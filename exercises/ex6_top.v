==> flow/design.v <==
module add3_ge5(iW,oA);
 input [3:0] iW; 
 output reg [3:0] oA;  
	always @ (iW)
		case (iW) 
			4'b0000: oA <= 4'b0000; 
			4'b0001: oA <= 4'b0001; 
			4'b0010: oA <= 4'b0010; 
			4'b0011: oA <= 4'b0011; 
			4'b0100: oA <= 4'b0100;
			4'b0101: oA <= 4'b1000; 
			4'b0110: oA <= 4'b1001; 
			4'b0111: oA <= 4'b1010; 
			4'b1000: oA <= 4'b1011; 
			4'b1001: oA <= 4'b1100;
			4'b1010: oA <= 4'b1101;	
			4'b1011: oA <= 4'b1110;	
			4'b1100: oA <= 4'b1111;	
			default: oA <= 4'b0000;  
		endcase 
endmodule
module bin2bcd_16 (B, BCD_0, BCD_1, BCD_2, BCD_3, BCD_4);
	input [15:0]	B;		 
	output [3:0]	BCD_0, BCD_1, BCD_2, BCD_3, BCD_4;    
	wire [3:0]	w1,w2,w3,w4,w5,w6,w7,w8,w9,w10,w11,w12,w13;
	wire [3:0]	w14,w15,w16,w17,w18,w19,w20,w21,w22,w23,w24,w25;
	wire [3:0]	w26,w27,w28,w29,w30,w31,w32,w33,w34,w35;
	wire [3:0]	a0,a1,a2,a3,a4,a5,a6,a7,a8,a9,a10,a11,a12,a13;
	wire [3:0]	a14,a15,a16,a17,a18,a19,a20,a21,a22,a23,a24,a25;
	wire [3:0]	a26,a27,a28,a29,a30,a31,a32,a33,a34,a35;
	add3_ge5 A1 (w1,a1);
	add3_ge5 A2 (w2,a2);
	add3_ge5 A3 (w3,a3);
	add3_ge5 A4 (w4,a4);
	add3_ge5 A5 (w5,a5);
	add3_ge5 A6 (w6,a6);
	add3_ge5 A7 (w7,a7);
	add3_ge5 A8 (w8,a8);
	add3_ge5 A9 (w9,a9);
	add3_ge5 A10 (w10,a10);
	add3_ge5 A11 (w11,a11);
	add3_ge5 A12 (w12,a12);
	add3_ge5 A13 (w13,a13);
	add3_ge5 A14 (w14,a14);
	add3_ge5 A15 (w15,a15);
	add3_ge5 A16 (w16,a16);
	add3_ge5 A17 (w17,a17);
	add3_ge5 A18 (w18,a18);
	add3_ge5 A19 (w19,a19);
	add3_ge5 A20 (w20,a20);
	add3_ge5 A21 (w21,a21);
	add3_ge5 A22 (w22,a22);
	add3_ge5 A23 (w23,a23);
	add3_ge5 A24 (w24,a24);
	add3_ge5 A25 (w25,a25);
	add3_ge5 A26 (w26,a26);
	add3_ge5 A27 (w27,a27);
	add3_ge5 A28 (w28,a28);
	add3_ge5 A29 (w29,a29);
	add3_ge5 A30 (w30,a30);
	add3_ge5 A31 (w31,a31);
	add3_ge5 A32 (w32,a32);
	add3_ge5 A33 (w33,a33);
	add3_ge5 A34 (w34,a34);
	add3_ge5 A35 (w35,a35);
	assign  w1 = {1'b0,B[15:13]};		 
	assign  w2 = {a1[2:0], B[12]};		
	assign  w3 = {a2[2:0], B[11]};		
	assign  w4 = {1'b0,a1[3],a2[3],a3[3]};
	assign  w5 = {a3[2:0], B[10]};
	assign  w6 = {a4[2:0], a5[3]};
	assign  w7 = {a5[2:0], B[9]};
	assign  w8 = {a6[2:0], a7[3]};
	assign  w9 = {a7[2:0], B[8]};
	assign  w10 = {1'b0, a4[3], a6[3], a8[3]};
	assign  w11 = {a8[2:0], a9[3]};
	assign  w12 = {a9[2:0], B[7]};
	assign  w13 = {a10[2:0], a11[3]};
	assign  w14 = {a11[2:0], a12[3]};
	assign  w15 = {a12[2:0], B[6]};
	assign  w16 = {a13[2:0], a14[3]};
	assign  w17 = {a14[2:0], a15[3]};
	assign  w18 = {a15[2:0], B[5]};
	assign  w19 = {1'b0, a10[3], a13[3], a16[3]};
	assign  w20 = {a16[2:0], a17[3]};
	assign  w21 = {a17[2:0], a18[3]};
	assign  w22 = {a18[2:0], B[4]};
	assign  w23 = {a19[2:0], a20[3]};
	assign  w24 = {a20[2:0], a21[3]};
	assign  w25 = {a21[2:0], a22[3]};
	assign  w26 = {a22[2:0], B[3]};
	assign  w27 = {a23[2:0], a24[3]};
	assign  w28 = {a24[2:0], a25[3]};
	assign  w29 = {a25[2:0], a26[3]};
	assign  w30 = {a26[2:0], B[2]};
	assign  w31 = {1'b0,a19[3], a23[3], a27[3]};
	assign  w32 = {a27[2:0], a28[3]};
	assign  w33 = {a28[2:0], a29[3]};
	assign  w34 = {a29[2:0], a30[3]};
	assign  w35 = {a30[2:0], B[1]};
	assign BCD_0 = {a35[2:0],B[0]};
	assign BCD_1 = {a34[2:0],a35[3]};
	assign BCD_2 = {a33[2:0],a34[3]};
	assign BCD_3 = {a32[2:0],a33[3]};
	assign BCD_4 = {a31[2:0],a32[3]};	
endmodule
module counter_16(clock,
                  reset_n,
                  enable,
                  count);
  parameter BIT_SZ = 16;
  input clock;
  input reset_n;
  input enable;
  output [BIT_SZ-1:0] count;
  reg[BIT_SZ-1:0] count;
  initial count = 0;
  always @ (posedge clock)
    if (reset_n == 1'b0)
      count <= 0;
    else if(enable == 1'b1)
      count <= count + 1'b1;
endmodule
module div_50000(clock, ce_out);
  parameter COUNT_MAX = 50000;
  input clock;
  output ce_out;
  reg[15:0] count;
  reg ce_out;
  initial count = 0;
  always @ (posedge clock)
    if (count == COUNT_MAX - 1) begin
      count <= 16'h0000;
      ce_out <= 1;
     end else begin
      count <= count + 1'b1;
      ce_out <= 0;
     end;
endmodule
module ex6_top(CLOCK_50, KEY, SW, HEX0, HEX1, HEX2, HEX3, HEX4);
  input CLOCK_50;
  input [3:0] KEY;
  input [7:0] SW;
  output [6:0] HEX0, HEX1, HEX2, HEX3, HEX4;
  wire tick, count_en;
  wire [15:0] count;
  wire [3:0] BCD0, BCD1, BCD2, BCD3, BCD4;
  wire [6:0] HEX0, HEX1, HEX2, HEX3, HEX4;
  div_50000  CLKDIV (CLOCK_50, tick);
  assign count_en = tick & (~KEY[0]);
  counter_16 COUNT15 (CLOCK_50, KEY[1], count_en, count);
  bin2bcd_16 B2BCD (count, BCD0, BCD1, BCD2, BCD3, BCD4);
  hex_to_7seg SEG0 (HEX0, BCD0);
  hex_to_7seg SEG1 (HEX1, BCD1);
  hex_to_7seg SEG2 (HEX2, BCD2);
  hex_to_7seg SEG3 (HEX3, BCD3);
  hex_to_7seg SEG4 (HEX4, BCD4);
endmodule
module hex_to_7seg(seg_out,hex_in);
  output [6:0] seg_out;
  input [3:0] hex_in;
  reg [6:0] seg_out;
  always @(*)
    case(hex_in)
      4'h0: seg_out = 7'b1000000;
      4'h1: seg_out = 7'b1111001;
      4'h2: seg_out = 7'b0100100;
      4'h3: seg_out = 7'b0110000;
      4'h4: seg_out = 7'b0011001;
      4'h5: seg_out = 7'b0010010;
      4'h6: seg_out = 7'b0000010;
      4'h7: seg_out = 7'b1111000;
      4'h8: seg_out = 7'b0000000;
      4'h9: seg_out = 7'b0011000;
      4'ha: seg_out = 7'b00001000;
      4'hb: seg_out = 7'b0000011;
      4'hc: seg_out = 7'b1000110;
      4'hd: seg_out = 7'b0100001;
      4'he: seg_out = 7'b0000110;
      4'hf: seg_out = 7'b0001110;
    endcase
endmodule
==> Tool chain data of ex6_top <==
What the tools print for ex6_top, step after step.
Lines are those of the file above, counted from 1.
Operators: Yosys type, input widths -> output width; for muxes data width and select width s.
{ "design": {"top_module": "ex6_top", "clock_port": "CLOCK_50", "library": "sky130hd", "corner": "tt_025C_1v80"} }

==> Word level <==
Yosys after proc, flatten, opt, wreduce and memory -nomap, before mapping. Enables and synchronous resets that opt folds into registers are not counted as muxes. Memory bits, and registers merged into a memory's read port (data or address), are not among the register bits. Print and check cells are not counted. Equal cells are merged and count once.
Yosys's memory passes give these memory sizes; they may raise the number of words (mostly to a power of two), join words into wider ones and drop unused or constant bits.
{ "bits": {"mem_count": 40, "ff_bits": 33, "out_inout_bits": 35, "mem_bits_ro": 2800, "in_bits": 13} }
{ "classes": {"muxes": 1, "n_logic": 2, "eq_ne": 1, "add_sub_neg": 2} }
{ "memory_table": {"columns": ["memory", "words", "width", "read_ports", "wr", "line_no", "rtl"], "rows": [
  ["(no name shown)", 16, 7, 1, 0, 164, "case(hex_in)"],
  ["(no name shown)", 16, 7, 1, 0, 164, null],
  ["(no name shown)", 16, 7, 1, 0, 164, null],
  ["(no name shown)", 16, 7, 1, 0, 164, null],
  ["(no name shown)", 16, 7, 1, 0, 164, null],
  ["(no name shown)", 16, 4, 1, 0, 5, "case (iW)"]
]} }
Memories not listed: 34.
{ "ops": {"columns": ["op", "n"], "rows": [
  ["$add 16x1->16 const B", 2],
  ["$eq 16x16->1 const B", 1],
  ["$and 1x1->1", 1],
  ["$not 1->1", 1],
  ["$mux 1", 1]
]} }

==> Logic depth <==
Yosys ltp: most cells in a row. Word level: on the elaborated netlist, between registers, memories and ports. Mapped: between sequential cells and ports; inverters and the memories' decode and read muxes count.
{ "depth": {"depth_word": 2, "ABC_AREA": 0, "mapped_depth": 72} }

==> Synthesis result <==
Source: synth_stat.txt of the flow (Yosys; design flattened, memories mapped). It holds for the ABC_AREA given above (unset counts as 0); a run with the other value may have another netlist.
{ "synth_totals": {"ff_cells": 33, "area_um2": 9424.0, "seq_area_um2": 660.6, "mapped_cells": 1228} }
{ "by_type": {"columns": ["cell", "n"], "rows": [
  ["sky130_fd_sc_hd__ha_1", 127],
  ["sky130_fd_sc_hd__dfxtp_1", 33],
  ["sky130_fd_sc_hd__mux2i_1", 55],
  ["sky130_fd_sc_hd__nand2_1", 109],
  ["sky130_fd_sc_hd__nor2_1", 104],
  ["sky130_fd_sc_hd__inv_1", 97],
  ["sky130_fd_sc_hd__xnor2_1", 38],
  ["sky130_fd_sc_hd__mux2_2", 22],
  ["sky130_fd_sc_hd__a21oi_1", 48],
  ["sky130_fd_sc_hd__nor3_1", 38],
  ["sky130_fd_sc_hd__nand3_1", 34],
  ["sky130_fd_sc_hd__and2_1", 27],
  ["sky130_fd_sc_hd__o21ai_0", 33],
  ["sky130_fd_sc_hd__o211ai_1", 20],
  ["sky130_fd_sc_hd__nand2b_1", 22],
  ["sky130_fd_sc_hd__a211oi_1", 15],
  ["sky130_fd_sc_hd__or3_1", 17],
  ["sky130_fd_sc_hd__a211o_1", 11]
]} }
Other cell types: 101; their cells: 378.
By module: a second synthesis without flattening, with its own total; a netlist apart from the flattened one above.
{ "unflattened": {"hier_cells": 957, "hier_area_um2": 8115.3} }
Each row is one instance without its submodules.
{ "modules": {"columns": ["mod", "cells", "area_um2", "instances"], "rows": [
  ["add3_ge5", 18, 153.9, 35],
  ["hex_to_7seg", 34, 255.2, 5],
  ["counter_16", 83, 744.5, 1],
  ["div_50000", 71, 683.2, 1],
  ["ex6_top", 1, 13.8, 1],
  ["bin2bcd_16", 2, 11.3, 1]
]} }

==> Path before layout <==
Source: OpenSTA report_checks on the synthesized netlist (no wires, ideal clock, input and output delay 20% of the period each), path of least setup slack; recovery checks are left aside. Register names are those of the netlist, which keeps one name where synthesis merged equal registers.
{ "synth_path": {"path_kind": "register -> output", "startpoint": "reg COUNT15.count[15]", "endpoint": "out HEX2[3]", "path_delay_ns": 11.137, "stages": 67, "required_time_ns": 19.680, "tclk_ns": 24.6, "arrival_ns": 11.137, "path_slack_ns": 8.543, "launch_ns": 0.000, "out_delay_ns": 4.920, "synth_period_reached_ns": 16.057} }
"path_delay_ns" is the arrival time less input delay plus setup time.
At an output port there is no setup time.
"stages" counts driving pins, that of a launching flip-flop among them; a cell with two outputs on the path counts twice.
"synth_period_reached_ns" is the clock period less the worst setup slack; recovery checks do not enter. This is arithmetic on one report: input and output delays are still those of the set period (20% each).
Between the ends stands the longest chain of elaborated cells between them, by number of cells; it is not shown to be the way that was timed. Of several equally long chains one is given.
A line is the first line of the expression or statement that the cell stems from. Yosys adds cells for indexed reads and writes and turns some case tables into memories.
The chain passes a memory read, where the word-level depth is cut; so it can be longer than that depth.
{ "synth_between": {"cell_sequence": "sky130_fd_sc_hd__dfxtp_1 sky130_fd_sc_hd__buf_4 sky130_fd_sc_hd__nor2b_1 sky130_fd_sc_hd__nand2_1 sky130_fd_sc_hd__nand2_1 sky130_fd_sc_hd__ha_1 sky130_fd_sc_hd__nand2_1 sky130_fd_sc_hd__a21oi_1 sky130_fd_sc_hd__a31o_2 sky130_fd_sc_hd__inv_1 sky130_fd_sc_hd__ha_1 sky130_fd_sc_hd__clkbuf_2 sky130_fd_sc_hd__nand2_1 sky130_fd_sc_hd__o22ai_1 sky130_fd_sc_hd__a21o_1 sky130_fd_sc_hd__inv_1 sky130_fd_sc_hd__ha_1 sky130_fd_sc_hd__nor3_1 [... 31 more ...] sky130_fd_sc_hd__inv_1 sky130_fd_sc_hd__nand3_1 sky130_fd_sc_hd__a22oi_1 sky130_fd_sc_hd__inv_1 sky130_fd_sc_hd__ha_1 sky130_fd_sc_hd__a21oi_1 sky130_fd_sc_hd__o32ai_1 sky130_fd_sc_hd__o31a_1 sky130_fd_sc_hd__or2_1 sky130_fd_sc_hd__maj3_1 sky130_fd_sc_hd__a22oi_1 sky130_fd_sc_hd__o32ai_1 sky130_fd_sc_hd__a21oi_1 sky130_fd_sc_hd__inv_1 sky130_fd_sc_hd__ha_1 sky130_fd_sc_hd__nand2b_1 sky130_fd_sc_hd__o221ai_1 sky130_fd_sc_hd__o22a_1", "elab_chain_cells": 14, "cone_cells": 30, "lines_between": 2, "classes_between": "memory (30)"} }
{ "synth_rtl": {"columns": ["item", "line_no", "rtl"], "rows": [
  ["from (decl)", 115, "output [BIT_SZ-1:0] count;"],
  ["from (assign)", 120, "count <= 0;"],
  ["from (assign)", 122, "count <= count + 1'b1;"],
  ["$mem_v2 16x4 (13 in a row)", 5, "case (iW)"],
  ["$mem_v2 16x7", 164, "case(hex_in)"],
  ["to (decl)", 144, "output [6:0] HEX0, HEX1, HEX2, HEX3, HEX4;"]
]} }

==> Timing after layout <==
From the final timing report of flow run 1: the path of least setup slack in the routed layout; clock arrival at registers is part of the times.
{ "layout_path": {"path_kind": "register -> output", "startpoint": "reg COUNT15.count[15]", "endpoint": "out HEX2[3]", "arrival_ns": 13.99, "required_time_ns": 24.32, "path_slack_ns": 10.33, "out_delay_ns": 6.08, "stages": 66, "launch_ns": 0.27, "tclk_ns": 30.4} }
Between the ends stands the longest chain of elaborated cells between them, by number of cells; it is not shown to be the way that was timed. Of several equally long chains one is given.
The chain passes a memory read, where the word-level depth is cut; so it can be longer than that depth.
{ "layout_between": {"cell_sequence": "sky130_fd_sc_hd__dfxtp_1 sky130_fd_sc_hd__nor2b_1 sky130_fd_sc_hd__nand2_1 sky130_fd_sc_hd__nand2_1 sky130_fd_sc_hd__ha_1 sky130_fd_sc_hd__nand2_1 sky130_fd_sc_hd__a21oi_1 sky130_fd_sc_hd__a31o_2 sky130_fd_sc_hd__inv_1 sky130_fd_sc_hd__ha_1 sky130_fd_sc_hd__nand2_1 sky130_fd_sc_hd__o22ai_1 sky130_fd_sc_hd__a21o_1 sky130_fd_sc_hd__inv_1 sky130_fd_sc_hd__ha_1 sky130_fd_sc_hd__nor3_1 sky130_fd_sc_hd__nor2_1 sky130_fd_sc_hd__o21a_1 [... 30 more ...] sky130_fd_sc_hd__nand3_1 sky130_fd_sc_hd__a22oi_1 sky130_fd_sc_hd__inv_1 sky130_fd_sc_hd__ha_1 sky130_fd_sc_hd__a21oi_1 sky130_fd_sc_hd__o32ai_1 sky130_fd_sc_hd__o31a_1 sky130_fd_sc_hd__nor2_1 sky130_fd_sc_hd__nor2_1 sky130_fd_sc_hd__mux2i_1 sky130_fd_sc_hd__mux2_2 sky130_fd_sc_hd__a21oi_1 sky130_fd_sc_hd__inv_1 sky130_fd_sc_hd__ha_1 sky130_fd_sc_hd__nand2b_1 sky130_fd_sc_hd__o221ai_1 sky130_fd_sc_hd__o22a_1 sky130_fd_sc_hd__clkdlybuf4s50_1", "elab_chain_cells": 14, "cone_cells": 30, "lines_between": 2, "classes_between": "memory (30)"} }
{ "layout_rtl": {"columns": ["item", "line_no", "rtl"], "rows": [
  ["from (decl)", 115, "output [BIT_SZ-1:0] count;"],
  ["from (assign)", 120, "count <= 0;"],
  ["from (assign)", 122, "count <= count + 1'b1;"],
  ["$mem_v2 16x4 (13 in a row)", 5, "case (iW)"],
  ["$mem_v2 16x7", 164, "case(hex_in)"],
  ["to (decl)", 144, "output [6:0] HEX0, HEX1, HEX2, HEX3, HEX4;"]
]} }

## Implementation results

Measured results for ex6_top: 2 stored runs of the Yosys and OpenROAD flow on sky130hd. The settings differ; the order carries no meaning. The constraints put input and output delay at 20% of the set period each and load the outputs with 0.01 pF.
"worst setup path time (ns)" means the part of the period allowed to the worst setup path (the constraints hold back 20% at inputs and 20% at outputs) less its slack; where the path has registers, the arrival times of their clocks count too.
"finish__power__total" rests on the timing tool's default activity at the inputs, not on a simulated workload.

settings of flow run 1
{
  "period_ns": 30.4,
  "CAP_MARGIN": 20,
  "CORE_MARGIN": 2,
  "CORE_UTILIZATION": 40,
  "SLEW_MARGIN": 20
}
report of flow run 1
yosys chip area after synthesis (um^2): 9424.0
finish__design__die__area: 24803.1
finish__design__instance__utilization: 0.4343
finish__timing__setup__ws: 10.332
finish__timing__setup__tns: 0.000
finish__timing__hold__ws: 0.440
finish__power__total: 9.078e-05
worst setup path time (ns): 13.99
worst setup path kind: register -> output

settings of flow run 2
{
  "period_ns": 13.2,
  "CORE_UTILIZATION": 71,
  "PLACE_DENSITY_LB_ADDON": 0.18,
  "CELL_PAD_IN_SITES_DETAIL_PLACEMENT": 0,
  "TNS_END_PERCENT": 95,
  "CTS_CLUSTER_DIAMETER": 161,
  "SLEW_MARGIN": 40,
  "CAP_MARGIN": 20,
  "CORE_MARGIN": 2
}
report of flow run 2: did not finish, route, DPL-0038
